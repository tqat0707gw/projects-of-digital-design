==> flow/design.v <==
module spiMaster(
	input wire clk,  
	input wire reset, 
	input wire [15:0] dataIn,  
	output wire spi_CS,
	output wire spi_sclk,  
	output wire spiData,
	output [4:0] counter
);
reg [15:0] MOSI;
reg [4:0] count;
reg cs;
reg sclk;
reg [2:0] state;
always @(posedge clk or posedge reset)
	if(reset)
	begin
		MOSI <=16'b0;
		count <= 5'd16;
		cs <=1'b1;
		sclk <=1'b0;
	end
	else
	begin
	case(state)
		0: begin
			sclk <=1'b0;
			cs <=1'b1;
			state<=3'b1;
		end
		1:begin
			sclk <=1'b0;
			cs <=1'b0;
			MOSI<=dataIn[count-1];
			count<=count-1;
			state<=2;
		end
		2:begin
			sclk <=1'b1;
			if(count>0)
				state<=1;
			else 
			begin
				count<=16;
				state<=0;
			end
		end
		default: state<=0;
		endcase
	end
assign spi_CS=cs;
assign spi_sclk=sclk;
assign spiData=MOSI;
assign counter=count;
endmodule
# Tool chain data of spiMaster

What the tools print for spiMaster, step after step.
Lines are those of the file above, counted from 1.
Cell names lack the library's common part.
Not given: -

Design top: spiMaster
Clock: clk
Cell library: sky130hd
Timing corner: tt_025C_1v80

# Elaborated design

Source: Yosys, flattened and elaborated, memories not mapped. Widths are those after wreduce. Registers that Yosys merges into a memory's read port (data or address) are not register bits. Print and check cells do not count.

Register bits after elaboration: 11
Input bits: 18
Word-level cells: 23

Add/subtract/negate cells: 1
Order comparisons: 1
Equality and inequality tests: 3
Shift-type cells: 1
Muxes and demuxes: 6
Reduce/logical cells: 6

Operators by type and width:

| cell                                                | count |
| indexed select 16 x 32 -> 1 bit                     | 1 |
| parallel mux 5 bit (select 2 bit)                   | 1 |
| nonzero test 2 bit                                  | 3 |
| subtractor 5 x 1 -> 6 bit (second input constant)   | 1 |
| parallel mux 2 bit (select 3 bit)                   | 1 |
| > comparator 5 x 1 -> 1 bit (second input constant) | 1 |
| two-way mux 5 bit                                   | 1 |
| parallel mux 1 bit (select 2 bit)                   | 2 |
| == test 3 x 1 -> 1 bit (second input constant)      | 1 |
| == test 3 x 2 -> 1 bit (second input constant)      | 1 |
| logical NOT 3 bit                                   | 1 |
| != test 2 bit (second input constant)               | 1 |
| AND reduction 2 bit                                 | 1 |
| OR reduction 2 bit                                  | 1 |
| two-way mux 1 bit                                   | 1 |

# Longest topological paths

Depth = most cells in a row (Yosys ltp): at word level without a register or memory, in the mapped netlist without a sequential cell, where the memories' decode and read muxes count.

Depth in word-level cells: 3
ABC_AREA: 1
Depth in mapped cells: 12

# Mapped cells and area

Source: synth_stat.txt of the flow (Yosys; design flattened, memories mapped). It holds for the ABC_AREA given above (unset counts as 0); a run with the other value may have another netlist.

Standard cells after synthesis: 95
Synthesis area: 690.7 um^2
Mapped flip-flops: 11
Buffer cells: 2

Cell types:

| cell     | count |
| dfrtp_1  | 6 |
| nand2_1  | 33 |
| dfstp_2  | 2 |
| nand3_1  | 9 |
| dfxtp_1  | 2 |
| inv_1    | 9 |
| nor2_1   | 9 |
| edfxtp_1 | 1 |
| ha_1     | 2 |
| nand3_2  | 2 |
| o21ai_0  | 4 |
| nand2_2  | 3 |
| buf_8    | 1 |
| o22ai_1  | 2 |
| buf_6    | 1 |
| a21oi_1  | 2 |
| xnor2_1  | 1 |
| xor2_1   | 1 |

Other cell types: 5; their cells: 5.

# Path before layout

Path of least setup slack by OpenSTA after synthesis, without wires, with an ideal clock, recovery checks aside; 20% of the period is set as input and as output delay. Where synthesis merged equal registers, the netlist keeps one of their names.

Kind: register -> register
Start point: register count[0]
End point: register MOSI[0]
Clock period: 2620 ps
Setup time: 116 ps
Launch time at the first pin: 0 ps
Arrival time: 1544 ps
Required time: 2504 ps
Path slack: 959 ps
Path delay: 1660 ps
Stages: 13
Path buffers: 2
Synthesis period reached: 1661 ps

"path delay" is the arrival time less input delay plus setup time.
"stages" counts driving pins, that of a launching flip-flop among them; a cell with two outputs on the path counts twice.
"synthesis period reached" is the clock period less the worst setup slack; recovery checks do not enter. This is arithmetic on one report: input and output delays are still those of the set period (20% each).
Between the ends stands the longest chain of elaborated cells between them, by number of cells; it is not shown to be the way that was timed. Of several equally long chains one is given.
A line is the first line of the expression or statement that the cell stems from. Yosys adds cells for indexed reads and writes and turns some case tables into memories.
At most two assigning lines are given for a register; there are more.

Path through: dfrtp_1 > buf_6 > inv_4 > buf_8 > ha_1 > inv_1 > nand3_1 > nand2_1 > nand2_1 > nand3_1 > nand2_1 > nand2_1 > nand2_1
Cells in the longest elaborated chain: 2
Elaborated cells between the ends (all ways): 2
Those cells by class: add/sub: 1; shift: 1

Ends and longest elaborated chain, post-synthesis:

| item                            | line | source |
| start, declared                 | 11   | `reg [4:0] count;` |
| start, assigned                 | 19   | `count <= 5'd16;` |
| start, assigned                 | 35   | `count<=count-1;` |
| subtractor 5 x 1 -> 6 bit       | 34   | `MOSI<=dataIn[count-1];` |
| indexed select 16 x 32 -> 1 bit | 34   |  |
| end, assigned                   | 18   | `MOSI <=16'b0;` |
| end, assigned                   | 34   |  |
| end, declared                   | 10   | `reg [15:0] MOSI;` |

# Timing after layout

Path of least setup slack in the final report of run B (OpenROAD, finished layout, wires in). Where an end is a register, its clock arrival counts in the times.
The path's times are printed in steps of 10 ps; the period is the one set.

Kind: register -> output
Start point: register count[0]
End point: output port counter[0]
Clock period: 3030 ps
Launch time at the first pin: 270 ps
Arrival time: 1430 ps
Required time: 2420 ps
Path slack: 1000 ps
Stages: 2
Path buffers: 1

At most two assigning lines are given for a register; there are more.

Path through: dfrtp_1 > clkdlybuf4s50_1
Cells in the longest elaborated chain: 0
Elaborated cells between the ends (all ways): 0
Source lines of those cells: 0

Ends and longest elaborated chain, after layout:

| item            | line | source |
| start, declared | 11   | `reg [4:0] count;` |
| start, assigned | 19   | `count <= 5'd16;` |
| start, assigned | 35   | `count<=count-1;` |
| end, declared   | 8    | `output [4:0] counter` |

Subject: flow runs of spiMaster

Hi,

spiMaster through Yosys and OpenROAD on sky130hd: 2 stored runs, unordered, with their settings and measured results. The constraints put input and output delay at 20% of the set period each and load the outputs with 0.01 pF.
"period reached": clock period set for the run, less the worst setup slack. It is reckoned from that one timing run; input and output delays stay at 20% of the period that was set.
"critical path time": the worst setup path's part of the clock period (all of it between registers, 20% less for each end at a port) less its slack. A launch clock that arrives late makes it longer, a capture clock that arrives late makes it shorter.
"total power of the final layout" rests on the timing tool's default activity at the inputs, not on a simulated workload.
"critical path time" is given in steps of 10 ps.
A setting shown as -- is not set for that run.
Among the results, -- means that no value is shown for the run.

| item                                          | run A | run B              |
| period_ns                                     | 1.8   | 3.03               |
| CORE_UTILIZATION                              | 41    | 30                 |
| SETUP_SLACK_MARGIN                            | -0.13 | --                 |
| CELL_PAD_IN_SITES_GLOBAL_PLACEMENT            | 3     | --                 |
| CELL_PAD_IN_SITES_DETAIL_PLACEMENT            | 0     | --                 |
| ABC_AREA                                      | 0     | 1                  |
| CTS_CLUSTER_SIZE                              | 42    | 90                 |
| MIN_ROUTING_LAYER                             | met2  | met1               |
| CAP_MARGIN                                    | 20    | 15                 |
| CORE_MARGIN                                   | 2     | 7                  |
| SLEW_MARGIN                                   | 20    | 20                 |
| PLACE_DENSITY_LB_ADDON                        | --    | 0.05               |
| GPL_ROUTABILITY_DRIVEN                        | --    | 1                  |
| critical path time (ps)                       | --    | 1430               |
| worst setup path type                         | --    | register -> output |
| synthesis area (um^2)                         | --    | 690.7              |
| post-route worst hold slack (ps)              | --    | 392                |
| worst setup slack after layout (ps)           | --    | 998                |
| period reached (ps)                           | --    | 2032               |
| standard-cell area of the final layout (um^2) | --    | 975.9              |
| utilization in the final report (%)           | --    | 44.5               |
| total power of the final layout (µW)          | --    | 922.7              |
| die footprint (um^2)                          | --    | 3841.5             |
| total negative slack on setup checks (ps)     | --    | 0                  |

Run A: not finished: placement ended with error GPL-0301

Regards
