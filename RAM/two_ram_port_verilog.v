==> flow/design.v <==
module two_ram_port_verilog (
    input wire clk,
    input wire wea, web,   
    input wire [1:0] addra, addrb,  
    input wire [3:0] dina, dinb,  
    output reg [3:0] douta, doutb  
);
     reg [3:0] mem0, mem1, mem2, mem3;
    always @(posedge clk) begin
        if (wea && web &&(addra==addrb)) begin  
            case (addra)
                2'b00: mem0 <= dina;
                2'b01: mem1 <= dina;
                2'b10: mem2 <= dina;
                2'b11: mem3 <= dina;
            endcase
        end
		else begin
		if (wea) begin
            case (addra)
                2'b00: mem0 <= dina;
                2'b01: mem1 <= dina;
                2'b10: mem2 <= dina;
                2'b11: mem3 <= dina;
            endcase
        end
        if (web) begin
            case (addrb)
                2'b00: mem0 <= dinb;
                2'b01: mem1 <= dinb;
                2'b10: mem2 <= dinb;
                2'b11: mem3 <= dinb;
            endcase
        end
		end
		end
    always @(*) begin
        case (addra)
            2'b00: douta = mem0;
            2'b01: douta = mem1;
            2'b10: douta = mem2;
            2'b11: douta = mem3;
        endcase
    end
    always @(*) begin
        case (addrb)
            2'b00: doutb = mem0;
            2'b01: doutb = mem1;
            2'b10: doutb = mem2;
            2'b11: doutb = mem3;
        endcase
    end
endmodule
# Step by step through the tools: two_ram_port_verilog
# The steps from the RTL of two_ram_port_verilog to its reports follow in flow order.
# Lines are those of the file above, counted from 1.
# Library cell names are shortened.
# Not given: --
# design
design	two_ram_port_verilog
clk_port	clk
lib	sky130hd
corner	tt_025C_1v80

# Elaborated design
# Counts by Yosys on the flattened word-level netlist (proc, flatten, opt, wreduce; memories kept). Register bits leave out memories and registers merged into their read ports (data or address); mux counts leave out enables and synchronous resets folded into registers. Print and check cells are left out. Cells with the same type and inputs are merged into one.
# bits
output_inout_bits	8
reg_bits	16
# op_classes
equal	7
n_mux	22
n_reduce_logical	4
# op_table
operator	n
4-bit 2-to-1 mux	20
4-bit parallel mux with 4-bit select	2
2-bit equality test (second input constant)	4
2-bit by 1-bit equality test with 1-bit output (second input constant)	2
2-bit logical NOT	2
1-bit logical AND	2
2-bit equality test	1

# Logic depth
# Longest topological path by Yosys (ltp), each cell counted once; first at word level (registers and memories cut), then after technology mapping (sequential cells cut; the memories' decode and read muxes count).
# logic_depth
depth_word	6
ABC_AREA	0
ltp_mapped	5
ltp_nobuf	4

# Netlist
# Yosys stat after the flow's synthesis: flattened, memories mapped to cells. It holds for the ABC_AREA given above (unset counts as 0); a run with the other value may have another netlist.
# The area totals of this step are shown rounded.
# mapped
yosys_area_mm2	0.00121
n_buf	8
stdcells	124
flip_flops	16
# by_type
type	n	area_total_um2
dfxtp_1	16	320.307
mux4_2	8	180.173
mux2i_1	11	110.106
or3_1	16	100.096
a22oi_1	8	60.058
o21ai_0	12	60.058
a32oi_1	4	35.034
xnor2_2	2	32.531
o211a_1	3	30.029
nand3_1	5	25.024
buf_6	2	22.522
nand2_1	6	22.522
buf_2	4	20.019
o21ai_1	4	20.019
nor2_1	5	18.768
nor3b_4	1	18.768
and3b_1	2	17.517
buf_4	2	15.014
# Not listed: further types 11, cells in them 13.

# Timing after synthesis
# OpenSTA on the mapped netlist: ideal clock, no wires. The path of least setup slack (recovery checks aside). Input and output delay are each 20% of the period. Register names are those of the netlist, which keeps one name where synthesis merged equal registers.
# synth_timing
kind	input to output
startpoint	input addra[1]
endpoint	output douta[2]
path_buffers	1
clock_period_ns	2.22
out_delay_ns	0.444
slack_ns	0.617
t_first_pin_ns	0.444
delay_ns	0.715
t_arrival_ns	1.159
driving_pins	2
input_delay_ns	0.444
required_ns	1.776
synth_period_reached_ns	1.603
# "delay_ns" = arrival - input delay + setup time.
# At an output port there is no setup time.
# "driving_pins": output pins that drive a net of the path, with the launching flip-flop's if there is one; two outputs of one cell count as two.
# "synth_period_reached_ns" = period - worst setup slack (recovery checks aside). The figure is calculated, with input and output delays left at 20% of the set period.
# Between the ends stands the longest chain of elaborated cells between them, by number of cells; it is not shown to be the way that was timed. Of several equally long chains one is given.
# A line is the first line of the expression or statement that the cell stems from. Yosys adds cells for indexed reads and writes and turns some case tables into memories.
# synth_between
path_cell_list	buf_2 -> mux4_2
elab_chain_len	2
cone_cells	5
cone_classes	eq/ne (3); mux (1); reduce/logical (1)
# synth_rtl
item	line	source
start: declaration	4	input wire [1:0] addra, addrb,
2-bit equality test	38	case (addra)
4-bit parallel mux with 4-bit select	38
end: declaration	6	output reg [3:0] douta, doutb

# Worst path after layout
# From the final timing report of run A: the path of least setup slack in the routed layout; clock arrival at registers is part of the times.
# layout_timing
kind	register to output
startpoint	register mem1[1]
endpoint	output douta[1]
t_arrival_ns	1.22
t_first_pin_ns	0.25
out_delay_ns	0.28
required_ns	1.11
driving_pins	3
slack_ns	-0.11
path_buffers	1
clock_period_ns	1.39
# Between the ends stands the longest chain of elaborated cells between them, by number of cells; it is not shown to be the way that was timed. Of several equally long chains one is given.
# A register here has more assigning lines than the two given.
# layout_between
path_cell_list	dfxtp_2 -> mux4_2 -> buf_6
elab_chain_len	1
cone_cells	1
cone_classes	mux (1)
# layout_rtl
item	line	source
start: declaration	8	reg [3:0] mem0, mem1, mem2, mem3;
start: assignment	13	2'b01: mem1 <= dina;
start: assignment	22	2'b01: mem1 <= dina;
4-bit parallel mux with 4-bit select	38	case (addra)
end: declaration	6	output reg [3:0] douta, doutb

FLOW RESULTS
============

Measured data: module two_ram_port_verilog, platform sky130hd, 2 stored runs of the flow under differing settings, order arbitrary. Input and output delays are each 20% of the period that was set; the output load is 0.01 pF.
"period_less_ws_ns" is the run's clock period less its worst setup slack. It is reckoned from that one timing run; input and output delays stay at 20% of the period that was set.
"worst_path_ns" = time allowed to the worst setup path (clock period - input delay - output delay, where it has them) - its slack; a late launch clock adds to it, a late capture clock takes from it.
"total_power_w" is the tool's figure for a default switching activity; nothing was simulated.
Values from the reports are rounded here.

Run A, flow files:
==> flow/run.sh <==
#!/bin/bash
# the make line also repeats the synthesis and layout settings of config.mk as NAME=value (left out here)
make -C /OpenROAD-flow-scripts/flow DESIGN_CONFIG=/design/flow/config.mk WORK_HOME=/design/flow/orfs CLKGATE_MAP_FILE= finish
==> flow/config.mk <==
export PLATFORM = sky130hd
export DESIGN_NAME = two_ram_port_verilog
export DESIGN_NICKNAME = two_ram_port_verilog
export VERILOG_FILES = /design/flow/design.v
export SDC_FILE = /design/flow/constraint.sdc
export NUM_CORES = 4
export LEC_CHECK = 0
export CAP_MARGIN = 20
export CELL_PAD_IN_SITES_DETAIL_PLACEMENT = 1
export CORE_MARGIN = 2
export CORE_UTILIZATION = 21
export GPL_TIMING_DRIVEN = 0
export HOLD_SLACK_MARGIN = 0.03
export PLACE_DENSITY_LB_ADDON = 0.2
export SETUP_SLACK_MARGIN = 0.08
export SLEW_MARGIN = 40
==> flow/constraint.sdc <==
create_clock -name core_clock -period 1.39 [get_ports {clk}]
set_input_delay 0.2780 -clock core_clock [delete_from_list [all_inputs] [get_ports {clk}]]
set_output_delay 0.2780 -clock core_clock [all_outputs]
set_load 0.01 [all_outputs]

==> results of run A, as CSV <==
result,value
post_route_stdcell_area_mm2,0.00176
worst_path_ns,1.22
critical_path_kind,"register to output"
total_power_w,0.00179
period_less_ws_ns,1.497
hold_worst_slack_ns,0.513
ys_area_mm2,0.00121
layout_utilization_pct,31.8
total_die_area_mm2,0.00637
final_setup_ws_ns,-0.107
final_setup_tns_ns,-0.696

Run B, flow files:
==> flow/run.sh <==
#!/bin/bash
# the make line also repeats the synthesis and layout settings of config.mk as NAME=value (left out here)
make -C /OpenROAD-flow-scripts/flow DESIGN_CONFIG=/design/flow/config.mk WORK_HOME=/design/flow/orfs CLKGATE_MAP_FILE= finish
==> flow/config.mk <==
export PLATFORM = sky130hd
export DESIGN_NAME = two_ram_port_verilog
export DESIGN_NICKNAME = two_ram_port_verilog
export VERILOG_FILES = /design/flow/design.v
export SDC_FILE = /design/flow/constraint.sdc
export NUM_CORES = 4
export LEC_CHECK = 0
export CAP_MARGIN = 20
export CELL_PAD_IN_SITES_GLOBAL_PLACEMENT = 2
export CORE_MARGIN = 2
export CORE_UTILIZATION = 39
export CTS_CLUSTER_DIAMETER = 294
export GPL_ROUTABILITY_DRIVEN = 0
export MAX_ROUTING_LAYER = met4
export PLACE_DENSITY = 0.75
export SETUP_SLACK_MARGIN = -0.09
export SLEW_MARGIN = 20
export TNS_END_PERCENT = 20
==> flow/constraint.sdc <==
create_clock -name core_clock -period 1.94 [get_ports {clk}]
set_input_delay 0.3880 -clock core_clock [delete_from_list [all_inputs] [get_ports {clk}]]
set_output_delay 0.3880 -clock core_clock [all_outputs]
set_load 0.01 [all_outputs]

==> results of run B, as CSV <==
result,value
post_route_stdcell_area_mm2,0.00164
worst_path_ns,1.19
critical_path_kind,"input to output"
total_power_w,0.00106
period_less_ws_ns,1.967
hold_worst_slack_ns,0.535
ys_area_mm2,0.00121
layout_utilization_pct,54.5
total_die_area_mm2,0.00355
final_setup_ws_ns,-0.027
final_setup_tns_ns,-0.063
